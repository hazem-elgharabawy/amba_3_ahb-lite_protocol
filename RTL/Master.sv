==> flow/design.v <==
module Master (
    input bit           HCLK,
    input logic         HRESETn,
    input logic [31:0]  HRDATA,
    input logic         HREADY,
    input logic         HRESP,
    input logic [31:0]  data_in,
    input logic [3:0]   opcode,
    input logic [31:0]  addr,
    input logic         enable,
    input logic         new_trans,
    input logic         busy,
    output logic [31:0] HADDR,
    output logic        HWRITE,
    output logic [2:0]  HSIZE,
    output logic [2:0]  HBURST,
    output logic [3:0]  HPROT,
    output logic [1:0]  HTRANS,
    output logic        HMASTLOCK,
    output logic [31:0] HWDATA,
    output logic [31:0] data_out,
    output logic        data_valid,
    output logic        error,
    output logic        WAIT
);
    typedef enum  { 
        IDLE,
        NON_SEQ,
        SEQ,
        BUSY,
        ERROR
    } states_e;
    states_e current_state;
    states_e next_state;    
    logic rdata_phase_rem;
    logic wdata_phase_rem;
    logic wdata_rem_flag;
    logic rdata_rem_flag;
    logic data_phase_rem_done;
    logic first_addr_flag; 
    logic first_addr_phase;
    logic first_addr_phase_done;
    logic [4:0] wait_states;
    logic wait_flag;
    logic  [31:0]   data_in_reg;
    assign HMASTLOCK = 0;  
    assign HPROT = 2'b00;  
    always @(posedge HCLK or negedge HRESETn) begin
        if (!HRESETn) begin
            current_state <= IDLE;
        end
        else begin
            current_state <= next_state;
        end
    end
    always @(*) begin
        wdata_rem_flag =0;
        rdata_rem_flag=0;
        first_addr_flag=0;
        wait_flag = 0;  
        case (current_state)
            IDLE: begin
                if (enable && new_trans) begin
                    next_state = NON_SEQ;
                    first_addr_flag = 1;
                end
                else begin
                    next_state = IDLE;
                end
            end 
            NON_SEQ: begin
                if (!enable) begin
                   next_state = IDLE;
                end
                else if (!HREADY && HRESP) begin
                    next_state = ERROR;
                end
                else if (!HREADY && !first_addr_phase && wait_states == 4'b1111) begin
                    next_state = IDLE;   
                end
                else if (!HREADY && !first_addr_phase && wait_states != 4'b1111) begin
                    next_state = NON_SEQ;   
                end
                else if (new_trans) begin
                    next_state = NON_SEQ;
                    wdata_rem_flag = HWRITE;
                    rdata_rem_flag = !HWRITE;
                end
                else if (HBURST)begin
                    next_state = SEQ;
                    wdata_rem_flag = HWRITE;
                    rdata_rem_flag = !HWRITE; 
                end
                else begin
                    next_state = IDLE;
                    wdata_rem_flag = HWRITE;
                    rdata_rem_flag = !HWRITE;
                end
            end
            SEQ: begin
                if (!enable) begin
                   next_state = IDLE;
                end
                else if (!HREADY && HRESP) begin
                    next_state = ERROR;
                end
                else if (!HREADY && wait_states == 4'b1111) begin
                    next_state = IDLE;
                end
                else if (!HREADY && wait_states != 4'b1111) begin
                    next_state = SEQ;  
                    wait_flag = 1;
                end
                else if (new_trans) begin 
                    next_state = NON_SEQ;
                    wdata_rem_flag = HWRITE;
                    rdata_rem_flag = !HWRITE;
                end
                else if (opcode[3]) begin
                    if(busy) begin
                        next_state = BUSY;    
                    end
                    else begin
                        next_state = SEQ;
                        wdata_rem_flag = HWRITE;
                        rdata_rem_flag = !HWRITE;    
                    end            
                end
                else begin
                    next_state = IDLE;
                    wdata_rem_flag = HWRITE;
                    rdata_rem_flag = !HWRITE;
                end
            end
            BUSY: begin
                if (!enable) begin
                    next_state = IDLE;
                end
                if(!busy) begin
                    next_state = SEQ;
                end
                else begin
                    next_state = BUSY;
                end
            end
            ERROR: begin
                if (!enable) begin
                    next_state = IDLE;
                end
                if (HREADY && HRESP) begin
                    if (new_trans) begin
                        next_state = NON_SEQ;
                        first_addr_phase = 1;    
                    end
                    else begin
                        next_state = IDLE;
                    end
               end
               else begin 
                    next_state = ERROR;
               end
            end
            default: begin
                next_state = IDLE;
            end 
        endcase
    end
    always @(*) begin      
        HTRANS = 0;
        HWDATA  = 0;
        data_out = 0;
        data_valid = 0;
        WAIT = 0;
        error = 0;
        case (current_state)
            IDLE: begin
                HTRANS = 0;
                if (rdata_phase_rem || wdata_phase_rem ) begin
                    if (!HREADY) begin
                        WAIT = 1;
                        if (wdata_phase_rem) begin
                            HWDATA = data_in_reg;  
                        end    
                    end
                    else begin
                        WAIT = 0;
                        if (wdata_phase_rem) begin
                            HWDATA = data_in_reg;
                        end
                        else if (rdata_phase_rem) begin
                            data_out = HRDATA;
                            data_valid = 1;
                        end   
                    end    
                end        
            end
            NON_SEQ: begin
                HTRANS = 2;
                if (!HREADY) begin
                    WAIT = 1;
                    if (wdata_phase_rem) begin
                        HWDATA = data_in_reg;  
                    end
                end
                else begin
                    if (wdata_phase_rem) begin
                        HWDATA = data_in_reg;
                    end
                    else if (rdata_phase_rem) begin
                        data_out = HRDATA;
                        data_valid = 1;
                    end
                end
            end
            SEQ: begin
                HTRANS = 3;
                if (!HREADY) begin
                    WAIT = 1;
                    if (wdata_phase_rem) begin
                        HWDATA = data_in_reg;  
                    end
                end
                else begin
                    WAIT = 0;
                    if (wdata_phase_rem) begin
                        HWDATA = data_in_reg;
                    end
                    else if (rdata_phase_rem) begin
                        data_out = HRDATA;
                        data_valid = 1;
                    end
                end
            end
            BUSY: begin
                HTRANS = 1;
            end
            ERROR: begin
               HTRANS = 0;
               error = 1;
            end
            default: begin
                HTRANS = 0;
                HWDATA = 0;
                data_out = 0;
                data_valid = 0;
                WAIT = 0;
            end 
        endcase
    end
    always @(posedge HCLK or negedge HRESETn) begin
        if (!HRESETn) begin
            data_in_reg <= 0;
            HADDR <= 0;
            HBURST <= 0;
            HWRITE <= 0;
            HSIZE <= 0;
        end
        else begin
            data_in_reg <= data_in;
            HADDR <= addr;
            HBURST <=  {2'b0,opcode[3]};     
            HWRITE <= opcode[2];             
            if (opcode[1:0] == 2'b11)        
                HSIZE <= 00;                 
            else 
                HSIZE <= opcode[1:0];            
        end
    end
    always @(posedge HCLK or negedge HRESETn) begin
        if (!HRESETn) begin
            rdata_phase_rem <= 0;
            wdata_phase_rem <= 0;
            data_phase_rem_done <= 0;
        end
        else if(data_phase_rem_done && HREADY && !wdata_rem_flag && !rdata_rem_flag)begin
            rdata_phase_rem <= 0;
            wdata_phase_rem <= 0;
            data_phase_rem_done <= 0;
        end
        else if (wdata_rem_flag) begin
            wdata_phase_rem <=1;
            data_phase_rem_done <= 1;    
        end
        else if (rdata_rem_flag) begin
            rdata_phase_rem <= 1;
            data_phase_rem_done <= 1;
        end
    end
    always @(posedge HCLK or negedge HRESETn) begin
        if (!HRESETn) begin
            first_addr_phase <=0;
            first_addr_phase_done <=0;
        end
        else if (first_addr_phase_done) begin
            first_addr_phase <= 0;
            first_addr_phase_done <= 0;
        end
        else if (first_addr_flag) begin
            first_addr_phase <= 1;
            first_addr_phase_done <= 1;
        end
    end
    always @(posedge HCLK or negedge HRESETn) begin
        if (!HRESETn) begin
            wait_states <=0;
        end
        else if (wait_states==15) begin
            wait_states <= 0;
        end
        else if (wait_flag) begin
            wait_states = wait_states + 1;
        end
        else begin
            wait_states <= 0;
        end
    end
endmodule
-- Step by step through the tools: Master
The steps from the RTL of Master to its reports follow in flow order.
Line numbers count from 1 in the design file above.
Operators carry their Yosys type and port widths (W data, S select, Z words).
Cell names lack the library's common part.
The mark -- stands for no value.
- top module: Master
- clock port: HCLK
- library: sky130hd
- library corner: tt_025C_1v80

-- After elaboration
Counts by Yosys on the flattened word-level netlist (proc, flatten, opt, wreduce; memories kept). Register bits leave out memories and registers merged into their read ports (data or address). Print and check cells are left out.
- register bits: 79
- input bits at 107
- output and inout port bits: 113
- noted add/subtract/negate cells: 1
- reduce/logical cells: 19
- equality and inequality tests: 9
- noted mux-type cells: 68
- operators by type and width (kind ; number):
    $mux W32 ; 6
    $pmux W32 S2 ; 2
    $mux W1 ; 40
    $logic_not A32 Y1 ; 1
    $pmux W3 S5 ; 1
    $mux W3 ; 5
    $mux W2 ; 7
    $eq A5 B4 Y1 const B ; 2
    $mux W5 ; 2
    $logic_and A1 B1 Y1 ; 8
    $pmux W1 S2 ; 4
    $eq A3 B2 Y1 const B ; 2
    $pmux W2 S3 ; 1
    $add A5 B1 Y5 const B ; 1
    $ne A5 B4 Y1 const B ; 1
    $logic_not A1 Y1 ; 4
    $reduce_bool A2 Y1 ; 2
    $eq A3 B1 Y1 const B ; 1
    $eq A3 B3 Y1 const B ; 1
    $reduce_bool A3 Y1 ; 1
    $eq A2 B2 Y1 const B ; 1
    $ne A2 B2 Y1 const B ; 1
    $reduce_and A2 Y1 ; 1
    $reduce_or A2 Y1 ; 1
    $logic_or A1 B1 Y1 ; 1

-- Logic depth
Yosys ltp: most cells in a row. Word level: on the elaborated netlist, between registers, memories and ports. Mapped: between sequential cells and ports; inverters and the memories' decode and read muxes count.
- depth after elaboration: 13
- ABC_AREA at 0
- depth in mapped cells: 6

-- After synthesis
Source: synth_stat.txt of the flow (Yosys; design flattened, memories mapped). It holds for the ABC_AREA given above (unset counts as 0); a run with the other value may have another netlist.
- buffer cells at 15
- mapped flip-flops at 81
- sequential area at 2028.2 µm²
- noted mapped cells: 218
- synthesis area at 2919.0 µm²
- cells by type (type ; number ; total area (µm²)):
    dfrtp_1 ; 80 ; 2001.92
    and2_1 ; 53 ; 331.568
    and2_2 ; 12 ; 90.086
    buf_4 ; 8 ; 60.058
    nor2b_1 ; 6 ; 37.536
    buf_6 ; 3 ; 33.782
    dfstp_2 ; 1 ; 26.275
    ha_1 ; 2 ; 25.024
    nor2_1 ; 6 ; 22.522
    nand3_1 ; 4 ; 20.019
    o21ai_0 ; 4 ; 20.019
    inv_1 ; 5 ; 18.768
    nor3_4 ; 1 ; 16.266
    nand3b_1 ; 2 ; 15.014
    o21a_1 ; 2 ; 15.014
    clkbuf_1 ; 3 ; 11.261
    nand2_1 ; 3 ; 11.261
    nor2_4 ; 1 ; 11.261
Not listed: further types 21, cells in them 22.

-- Path before layout
OpenSTA on the mapped netlist: ideal clock, no wires. The path of least setup slack (recovery checks aside). Input and output delay are each 20% of the period. Register names are those of the netlist, which keeps one name where synthesis merged equal registers.
- path type: register to output
- start point: register current_state
- end point: output data_out[10]
- path buffers: 1
- noted slack: 0.128 ns
- noted delay of the path: 1.184 ns
- stages on the path at 7
- noted arrival time: 1.184 ns
- required time at 1.312 ns
- period: 1.64 ns
- period reached after synthesis: 1.512 ns
"delay of the path" is the arrival time less input delay plus setup time.
At an output port there is no setup time.
"stages on the path": output pins that drive a net of the path, with the launching flip-flop's if there is one; two outputs of one cell count as two.
"period reached after synthesis" = period - worst setup slack (recovery checks aside). The figure is calculated, with input and output delays left at 20% of the set period.
An end named without its bit number is one bit of that signal or, where synthesis recoded a state register, one of its new flip-flops.
- cells stage by stage: dfrtp_1 nor2_2 inv_2 nor2_4 nor3_4 buf_6 and2_2
- RTL lines, path after synthesis (item ; RTL line ; text):
    from (decl) ; 33 ; states_e current_state;
    from (assign) ; 50 ; current_state <= IDLE;
    from (assign) ; 53 ; current_state <= next_state;
    to (decl) ; 21 ; output logic [31:0] data_out,
Chain of elaborated cells between the ends: none given.
Nets of the timed path that keep an RTL name, with a line that drives or declares them; the list need not be complete.
- nets with RTL names, path after synthesis (net ; RTL line ; text):
    HTRANS[1] ; 175 ; case (current_state)
    data_valid ; 175 ;

-- Worst path after layout
From the final timing report of record 2: the path of least setup slack in the routed layout; clock arrival at registers is part of the times.
- path type: register to output
- start point: register current_state
- end point: output HWDATA[30]
- noted slack: -0.76 ns
- stages on the path at 8
- required time at 1.08 ns
- noted arrival time: 1.84 ns
- path buffers: 4
- period: 1.35 ns
An end named without its bit number is one bit of that signal or, where synthesis recoded a state register, one of its new flip-flops.
- cells stage by stage: dfstp_2 nor2_4 buf_4 buf_4 nor2b_4 buf_6 and2_1 buf_2
- RTL lines, path after layout (item ; RTL line ; text):
    from (decl) ; 33 ; states_e current_state;
    from (assign) ; 50 ; current_state <= IDLE;
    from (assign) ; 53 ; current_state <= next_state;
    to (decl) ; 20 ; output logic [31:0] HWDATA,
Chain of elaborated cells between the ends: none given.

Master through Yosys and OpenROAD on sky130hd: 2 stored runs, unordered, with their settings and measured results. The constraints put input and output delay at 20% of the set period each and load the outputs with 0.01 pF.
"total power of the final layout": no workload was simulated; the value follows from the tool's default switching activity.

Record 1
Settings were period_ns = 1.82; CORE_UTILIZATION = 65; PLACE_DENSITY_LB_ADDON = 0.1; HOLD_SLACK_MARGIN = 0.04; CORE_MARGIN = 5; CELL_PAD_IN_SITES_DETAIL_PLACEMENT = 0; TNS_END_PERCENT = 5; GPL_TIMING_DRIVEN = 0; GPL_ROUTABILITY_DRIVEN = 0; CTS_CLUSTER_SIZE = 65; CTS_CLUSTER_DIAMETER = 274; SLEW_MARGIN = 35; CAP_MARGIN = 20
- no results, placement failed with FLW-0024

Record 2
Settings were period_ns = 1.35; CORE_UTILIZATION = 44; PLACE_DENSITY = 0.55; CORE_ASPECT_RATIO = 1.23; CORE_MARGIN = 2; CELL_PAD_IN_SITES_GLOBAL_PLACEMENT = 1; TNS_END_PERCENT = 25; GPL_TIMING_DRIVEN = 1; CTS_CLUSTER_SIZE = 63; MIN_ROUTING_LAYER = met1; MAX_ROUTING_LAYER = met5; CAP_MARGIN = 20; SLEW_MARGIN = 20
- noted the chip area in the Yosys report: 2919.0 µm²
- overall die area at 7304.9 µm²
- setup slack of the critical path at -0.765 ns
- worst hold slack: 0.337 ns
- standard-cell area after routing at 5764.3 µm²
- total power of the final layout at 0.006908 W
